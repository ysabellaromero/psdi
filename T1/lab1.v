==> flow/design.v <==
`timescale 1ns/100ps
module  lab1(
                input  clock,  
				input  reset,  
				output tx,     
				input  rx      
			);
wire        starttx,       
            datarxready,   
			txready;       
wire  [7:0] datain;        
wire  [7:0] dataout;       
parameter CLOCK_FREQ = 100_000_000;    
uart    
       #( .CLOCK_FREQUENCY( CLOCK_FREQ ),
          .TX_BAUD_RATE( 115_200 ),      
		  .RX_BAUD_RATE( 115_200 )       
		)
         uart_1 (
                .clock(clock),         
                .reset(reset),         
                .tx(tx),               
                .rx(rx),               
                .txen(starttx),        
                .txready(txready),     
                .rxready(datarxready), 
                .dout(dataout),        
                .din(datain)           
              );
assign starttx = datarxready;	
toupper toupper_1(
                   .bytein( dataout ),
			       .byteout( datain )
			     );
endmodule
module toupper( bytein, byteout );
input  [7:0] bytein;
output [7:0] byteout; 
reg    [7:0] byteout;
always @*
begin
  if ( bytein >=97 && bytein <=122 )
    byteout = bytein - 32;
  else
    byteout = bytein;
end
endmodule
`timescale 1ns/100ps
module uart ( 
                clock,   
                reset,   
                tx,      
                rx,      
                txen,    
                txready, 
                rxready, 
                dout,    
                din      
              );
input        clock, reset, txen;
input        rx;
output       tx;
output       txready, rxready;
input  [7:0] din;
output [7:0] dout;
parameter CLOCK_FREQUENCY       = 50_000_000,   
          TX_BAUD_RATE          = 115_200,      
		  RX_BAUD_RATE          = 115_200,      
		  BAUD_TX_COUNT         = (CLOCK_FREQUENCY / TX_BAUD_RATE ) - 1,
		  BAUD_RX_COUNT         = (CLOCK_FREQUENCY / RX_BAUD_RATE ) - 1,
		  NBITS_TX_COUNT        = 14,   
		  NBITS_RX_COUNT        = 14;   
reg           txready, rxready;
reg     [7:0] dout;
reg           tx;
reg           staterxbc, 
              statetxbc;
reg    [NBITS_RX_COUNT-1:0] baudrxcount, baudrxcount2;
reg    [ 3:0] bitrxcount;
reg    [NBITS_TX_COUNT-1:0] baudtxcount;
reg    [ 3:0] bittxcount;
reg           rx1, rx2, rx3;
reg    [8:0]  rxdata, txdata;
reg           staterx,
              statetx;
wire          baudrxclock;
wire          baudtxclock;
wire          startrxbit;
reg           starttxbit;
reg           r_stopbit;
parameter IDLE       = 1'b0,
          CNT10P     = 1'b1;
parameter IDLERX     = 1'b0,
          RXDATA     = 1'b1;
parameter IDLETX     = 1'b0,
          TXDATA     = 1'b1;
assign baudrxclock = (baudrxcount == BAUD_RX_COUNT);
assign baudtxclock = (baudtxcount == BAUD_TX_COUNT);
always @(posedge clock or posedge reset)
begin
  if ( reset )
  begin
    baudrxcount2 <= 0;
  end
  else
  begin
    if ( baudrxcount2 == ( BAUD_RX_COUNT / 2 ) )
	  baudrxcount2 <= 0;
	else
	  baudrxcount2 <= baudrxcount2 + 1;
  end
end
always @(posedge clock or posedge reset)
begin
  if ( reset )
  begin
    baudrxcount <= 0;
    bitrxcount <= 0;
    staterxbc <= IDLE;
  end
  else
  begin
    case ( staterxbc )
      IDLE :        begin
                      bitrxcount <= 0;
                      if ( startrxbit )
                      begin
                        baudrxcount <= BAUD_RX_COUNT / 2;  
                        staterxbc <= CNT10P;
                      end
                      else
                      begin
                        staterxbc <= IDLE;  
                      end
                    end
      CNT10P:       begin
                      if ( baudrxclock )
                      begin
                        if ( bitrxcount == 9 )
                        begin
                          staterxbc <= IDLE;  
                        end
                        else
                        begin
                          staterxbc <= CNT10P;
                        end
                        bitrxcount <= bitrxcount + 1;  
                        baudrxcount <= 0;
                      end
                      else
                        baudrxcount <= baudrxcount + 1;  
                    end
    endcase
  end
end
always @(posedge clock or posedge reset)
begin
  if ( reset )
  begin
    baudtxcount <= 0;
    bittxcount <= 0;
    statetxbc <= IDLE;
  end
  else
  begin
    case ( statetxbc )
      IDLE :        begin
                      bittxcount <= 0;
                      if ( starttxbit )
                      begin
                        baudtxcount <= BAUD_TX_COUNT ;  
                        statetxbc <= CNT10P;
                      end
                      else
                      begin
                        statetxbc <= IDLE;  
                      end
                    end
      CNT10P:       begin
                      if ( baudtxclock )
                      begin
                        if ( bittxcount == 10 )
                        begin
                          statetxbc <= IDLE;  
                        end
                        else
                        begin
                          statetxbc <= CNT10P;
                        end
                        bittxcount <= bittxcount + 1;  
                        baudtxcount <= 0;
                      end
                      else
                        baudtxcount <= baudtxcount + 1;  
                    end
    endcase
  end
end
always @(posedge clock or posedge reset)
begin
  if ( reset )
  begin
    rx1 <= 0;
    rx2 <= 0;
    rx3 <= 0;
  end
  else
  begin
    rx1 <= rx;
    rx2 <= rx1;
    rx3 <= rx2;
  end
end
assign startrxbit = ( rx3 & ~rx2 ) & (bitrxcount == 0);
always @(posedge clock or posedge reset)
begin
  if ( reset )
  begin
    rxdata <= 0;
    staterx <= IDLERX;
    dout <= 0;
  end
  else
  begin
    case ( staterx )
      IDLERX:	begin  
                  rxready <= 0;
                  if ( startrxbit )
                    staterx <= RXDATA;
                  else
                    staterx <= IDLERX;
                end
      RXDATA:	begin
                  if ( baudrxclock )  
                  begin
                    if ( ( bitrxcount == 0 ) & (rx3 == 1'b1) )  
					begin
                      staterx <= IDLERX;  
					end
                    else
                    begin                       
                      rxdata <= {rx3, rxdata[8:1]};  
                      if ( bitrxcount == 9 )   
                      begin
                        if ( rx3 == 1'b0 )  
						begin
                          staterx <= IDLERX;
						end
                        else
                        begin
                          dout <= rxdata[8:1];
                          rxready <= 1;
                          staterx <= IDLERX;
                        end
                      end
                    end
                  end
                end                
    endcase
  end
end
always @(posedge clock or posedge reset)
begin
  if ( reset )
  begin
    txdata <= 0;
    statetx <= IDLETX;
    starttxbit <= 0;
    txready <= 1;
    tx <= 1'b1;
	r_stopbit <= 1'b1;
  end
  else
  begin
    case ( statetx )
      IDLETX:	begin  
                  tx <= 1'b1;
                  if ( txen )
                  begin
                    statetx <= TXDATA;
                    txdata <= {r_stopbit,din};  
                    txready <= 0;
                    starttxbit <= 1;
                  end
                  else
                    statetx <= IDLETX;
                end
      TXDATA:	begin
                  starttxbit <= 0;
                  if ( baudtxclock )  
                  begin
                    if ( bittxcount == 0 )
                      tx <= 1'b0;  
                    else
                    begin                       
                      if ( bittxcount == 10 ) 
                      begin
                        tx <= 1'b1;  
                        txready <= 1;
                        statetx <= IDLETX;
                      end
                      else
                      begin
                        tx <= txdata[0];  
                        txdata <= {1'b1, txdata[8:1]};  
                      end
                    end
                  end
                end                
    endcase
  end
end
endmodule
Reports on lab1
Tool output for the design above, in the order of the flow.
Lines are those of the file above, counted from 1.
A cell with - has no value.
- top: lab1
- clock port: clock
- cell library: sky130hd
- library corner: tt_025C_1v80

Word-level counts
Source: Yosys, flattened and elaborated, memories not mapped. Widths are those after wreduce. Registers that Yosys merges into a memory's read port (data or address) are not register bits. Print and check cells do not count. Equal cells are merged and count once.
- register bits: 72
- noted output and inout bits: 1
- word-level cells at 99
- noted add/subtract/negate cells: 5
- magnitude comparators at 2
- eq/ne operators at 16
- multiplexer cells: 42
- noted bitwise gates (word level): 10
- reductions and logical operators at 7
- operators with widths (kind ; count):
    parallel mux 14 bit (select 2 bit) ; 2
    2-to-1 mux 14 bit ; 4
    2-to-1 mux 9 bit ; 4
    adder 14 x 1 -> 14 bit (second input constant) ; 2
    equality test 14 x 10 -> 1 bit (second input constant) ; 2
    2-to-1 mux 1 bit ; 19
    parallel mux 9 bit (select 2 bit) ; 1
    inequality test 2 bit (second input constant) ; 8
    parallel mux 4 bit (select 2 bit) ; 2
    parallel mux 1 bit (select 2 bit) ; 7
    AND reduction 5 bit ; 2
    inequality test 2 x 1 -> 1 bit (second input constant) ; 4
    adder 4 x 1 -> 4 bit (second input constant) ; 2
    equality test 4 bit (second input constant) ; 2
    logical NOT 4 bit ; 2
    subtractor 8 x 6 -> 8 bit (second input constant) ; 1
    greater-or-equal comparator 8 x 7 -> 1 bit (second input constant) ; 1
    <= comparator 8 x 7 -> 1 bit (second input constant) ; 1
    2-to-1 mux 8 bit ; 1
    2-to-1 mux 4 bit ; 2
    NOT 1 bit ; 7
    AND reduction 4 bit ; 1
    AND 1 bit ; 3
    AND reduction 3 bit ; 1
    logical AND 1 bit ; 1

Logic depth
Yosys ltp: most cells in a row. Word level: on the elaborated netlist, between registers, memories and ports. Mapped: between sequential cells and ports; inverters and the memories' decode and read muxes count.
- depth in word-level cells: 5
- ABC_AREA at 0
- mapped depth at 8
- mapped depth without buffers at 7

Synthesis result
The flow's flattened synthesis, as Yosys stat reports it; memories are mapped. The netlist is that of the ABC_AREA named above (0 if unset); the other value can give another one.
Totals and module areas in this step are rounded.
- cell types (cell ; count ; area in all (µm²)):
    sky130_fd_sc_hd__dfrtp_1 ; 69 ; 1.73E+03
    sky130_fd_sc_hd__mux2_2 ; 15 ; 168.912
    sky130_fd_sc_hd__nand2_1 ; 45 ; 168.912
    sky130_fd_sc_hd__o21ai_0 ; 30 ; 150.144
    sky130_fd_sc_hd__a21oi_1 ; 27 ; 135.13
    sky130_fd_sc_hd__ha_1 ; 9 ; 112.608
    sky130_fd_sc_hd__a31oi_1 ; 13 ; 81.328
    sky130_fd_sc_hd__nor2_1 ; 20 ; 75.072
    sky130_fd_sc_hd__mux2i_1 ; 6 ; 60.058
    sky130_fd_sc_hd__nand3_1 ; 11 ; 55.053
    sky130_fd_sc_hd__inv_1 ; 14 ; 52.55
    sky130_fd_sc_hd__nand4_1 ; 8 ; 50.048
    sky130_fd_sc_hd__nor4b_2 ; 3 ; 45.043
    sky130_fd_sc_hd__and3_1 ; 5 ; 31.28
    sky130_fd_sc_hd__nor2b_1 ; 5 ; 31.28
    sky130_fd_sc_hd__edfxtp_1 ; 1 ; 30.029
    sky130_fd_sc_hd__a2bb2oi_1 ; 3 ; 26.275
    sky130_fd_sc_hd__a41oi_1 ; 3 ; 26.275
Other cell types: 37; their cells: 72.
- cell count: 359
- chip area (Yosys) at 3550 µm²
- sequential part of the area at 1780 µm²
- flip-flop cells at 71
- buffers: 15
The figures by module come from a second, unflattened synthesis with its own total; it is not the netlist above.
- noted cell total of the unflattened synthesis: 364
- noted area (unflattened synthesis): 3730 µm²
Rows give one instance, submodules left out.
- by module (module ; times used ; cells ; area (µm²)):
    uart ; 1 ; 347 ; 3600
    toupper ; 1 ; 17 ; 128
    lab1 ; 1 ; 0 ; 0.0

Timing after synthesis
OpenSTA on the mapped netlist: ideal clock, no wires. The path of least setup slack (recovery checks aside). Input and output delay are each 20% of the period. Register names are those of the netlist, which keeps one name where synthesis merged equal registers.
- kind: flip-flop to flip-flop
- start: register uart_1.baudrxcount[0]
- end: register uart_1.dout[0]
- noted period: 1.81 ns
- noted arrival time: 1.789 ns
- required time at 1.685 ns
- slack: -0.104 ns
- delay of the path at 1.914 ns
- driving pins on the path: 7
- period reached after synthesis at 1.914 ns
"delay of the path" = arrival - input delay + setup time.
"driving pins on the path": output pins that drive a net of the path, with the launching flip-flop's if there is one; two outputs of one cell count as two.
"period reached after synthesis" is the clock period less the worst setup slack; recovery checks do not enter. This is arithmetic on one report: input and output delays are still those of the set period (20% each).
Between the ends stands the longest chain of elaborated cells between them, by number of cells; it is not shown to be the way that was timed. Of several equally long chains one is given.
A line is the first line of the expression or statement that the cell stems from. Yosys adds cells for indexed reads and writes and turns some case tables into memories.
A register here has more assigning lines than the two given.
- path through: sky130_fd_sc_hd__dfrtp_1 sky130_fd_sc_hd__ha_1 sky130_fd_sc_hd__and2_1 sky130_fd_sc_hd__nand4_1 sky130_fd_sc_hd__nor3_1 sky130_fd_sc_hd__buf_2 sky130_fd_sc_hd__mux2_2
- cells in the longest elaborated chain: 2
- noted elaborated cells between the ends (all ways): 2
- those cells by class: eq/ne: 1; reduce/logical: 1
- ends and longest elaborated chain, after synthesis (what ; RTL line ; source):
    from (decl) ; 78 ; reg    [NBITS_RX_COUNT-1:0] baudrxcount, baudrxcount2;
    from (assign) ; 128 ; baudrxcount <= BAUD_RX_COUNT / 2;
    from (assign) ; 151 ; baudrxcount <= baudrxcount + 1;
    equality test 14 x 10 -> 1 bit ; 97 ; assign baudrxclock = (baudrxcount == BAUD_RX_COUNT);
    AND reduction 5 bit ; - ;
    to (assign) ; 221 ; dout <= 0;
    to (assign) ; 251 ; dout <= rxdata[8:1];
    to (decl) ; 65 ; output [7:0] dout;

Timing after layout
Path of least setup slack in the final report of job 2 (OpenROAD, finished layout, wires in). Where an end is a register, its clock arrival counts in the times.
- kind: flip-flop to flip-flop
- start: register uart_1.baudtxcount[1]
- end: register uart_1.bittxcount[3]
- noted period: 2.05 ns
- noted arrival time: 2.08 ns
- required time at 2.26 ns
- slack: 0.18 ns
- driving pins on the path: 8
Between the ends stands the longest chain of elaborated cells between them, by number of cells; it is not shown to be the way that was timed. Of several equally long chains one is given.
A register here has more assigning lines than the two given.
- path through: sky130_fd_sc_hd__dfrtp_1 sky130_fd_sc_hd__ha_2 sky130_fd_sc_hd__nor4b_4 sky130_fd_sc_hd__and4_4 sky130_fd_sc_hd__buf_4 sky130_fd_sc_hd__nand4_1 sky130_fd_sc_hd__xnor2_1 sky130_fd_sc_hd__and2_1
- cells in the longest elaborated chain: 3
- noted elaborated cells between the ends (all ways): 4
- those cells by class: eq/ne: 2; mux: 2
- ends and longest elaborated chain, post-layout (what ; RTL line ; source):
    from (decl) ; 80 ; reg    [NBITS_TX_COUNT-1:0] baudtxcount;
    from (assign) ; 160 ; baudtxcount <= 0;
    from (assign) ; 194 ; baudtxcount <= baudtxcount + 1;
    equality test 14 x 10 -> 1 bit ; 98 ; assign baudtxclock = (baudtxcount == BAUD_TX_COUNT);
    2-to-1 mux 4 bit ; 180 ; if ( baudtxclock )
    parallel mux 4 bit (select 2 bit) ; 166 ; case ( statetxbc )
    to (assign) ; 168 ; bittxcount <= 0;
    to (assign) ; 190 ; bittxcount <= bittxcount + 1;
    to (decl) ; 81 ; reg    [ 3:0] bittxcount;

FLOW RESULTS
============

Settings and measured results of 2 stored flow runs for module lab1 (sky130hd), not sorted in any way. The constraints put input and output delay at 20% of the set period each and load the outputs with 0.01 pF.
"period achieved" is the run's clock period less its worst setup slack. It is reckoned from that one timing run; input and output delays stay at 20% of the period that was set.
By "time used up by the worst setup path" is meant the share of the clock period that the worst setup path is allowed (20% is reserved at inputs, 20% at outputs), minus its slack. Clock arrival times at its registers enter into it.
"total power of the final layout" rests on the timing tool's default activity at the inputs, not on a simulated workload.
Results are given in rounded form.

Job 1
Settings were period_ns = 3.18; CORE_UTILIZATION = 65; SETUP_SLACK_MARGIN = 0.52; PLACE_DENSITY_LB_ADDON = 0.08; CELL_PAD_IN_SITES_GLOBAL_PLACEMENT = 1; CELL_PAD_IN_SITES_DETAIL_PLACEMENT = 1; GPL_ROUTABILITY_DRIVEN = 0; CTS_CLUSTER_DIAMETER = 30; CAP_MARGIN = 20; CORE_MARGIN = 2; SLEW_MARGIN = 20
- did not finish, routing stopped with DPL-0033

Job 2
Settings were period_ns = 2.05; CORE_UTILIZATION = 25; SETUP_SLACK_MARGIN = 0.11; PLACE_DENSITY_LB_ADDON = 0.23; CORE_MARGIN = 9; TNS_END_PERCENT = 85; CTS_CLUSTER_DIAMETER = 286; SLEW_MARGIN = 25; CAP_MARGIN = 20
- period achieved at 1.870 ns
- setup slack of the critical path at 0.180 ns
- worst hold slack in the final report at 0.351 ns
- total power of the final layout at 4690 uW
- noted the die footprint: 18800 µm²
- noted the setup total negative slack: 0.000 ns
- standard-cell area after routing: 4270 µm²
- noted the area of the synthesized netlist: 3550 µm²
- time used up by the worst setup path: 1.87 ns
- critical path type: flip-flop to flip-flop
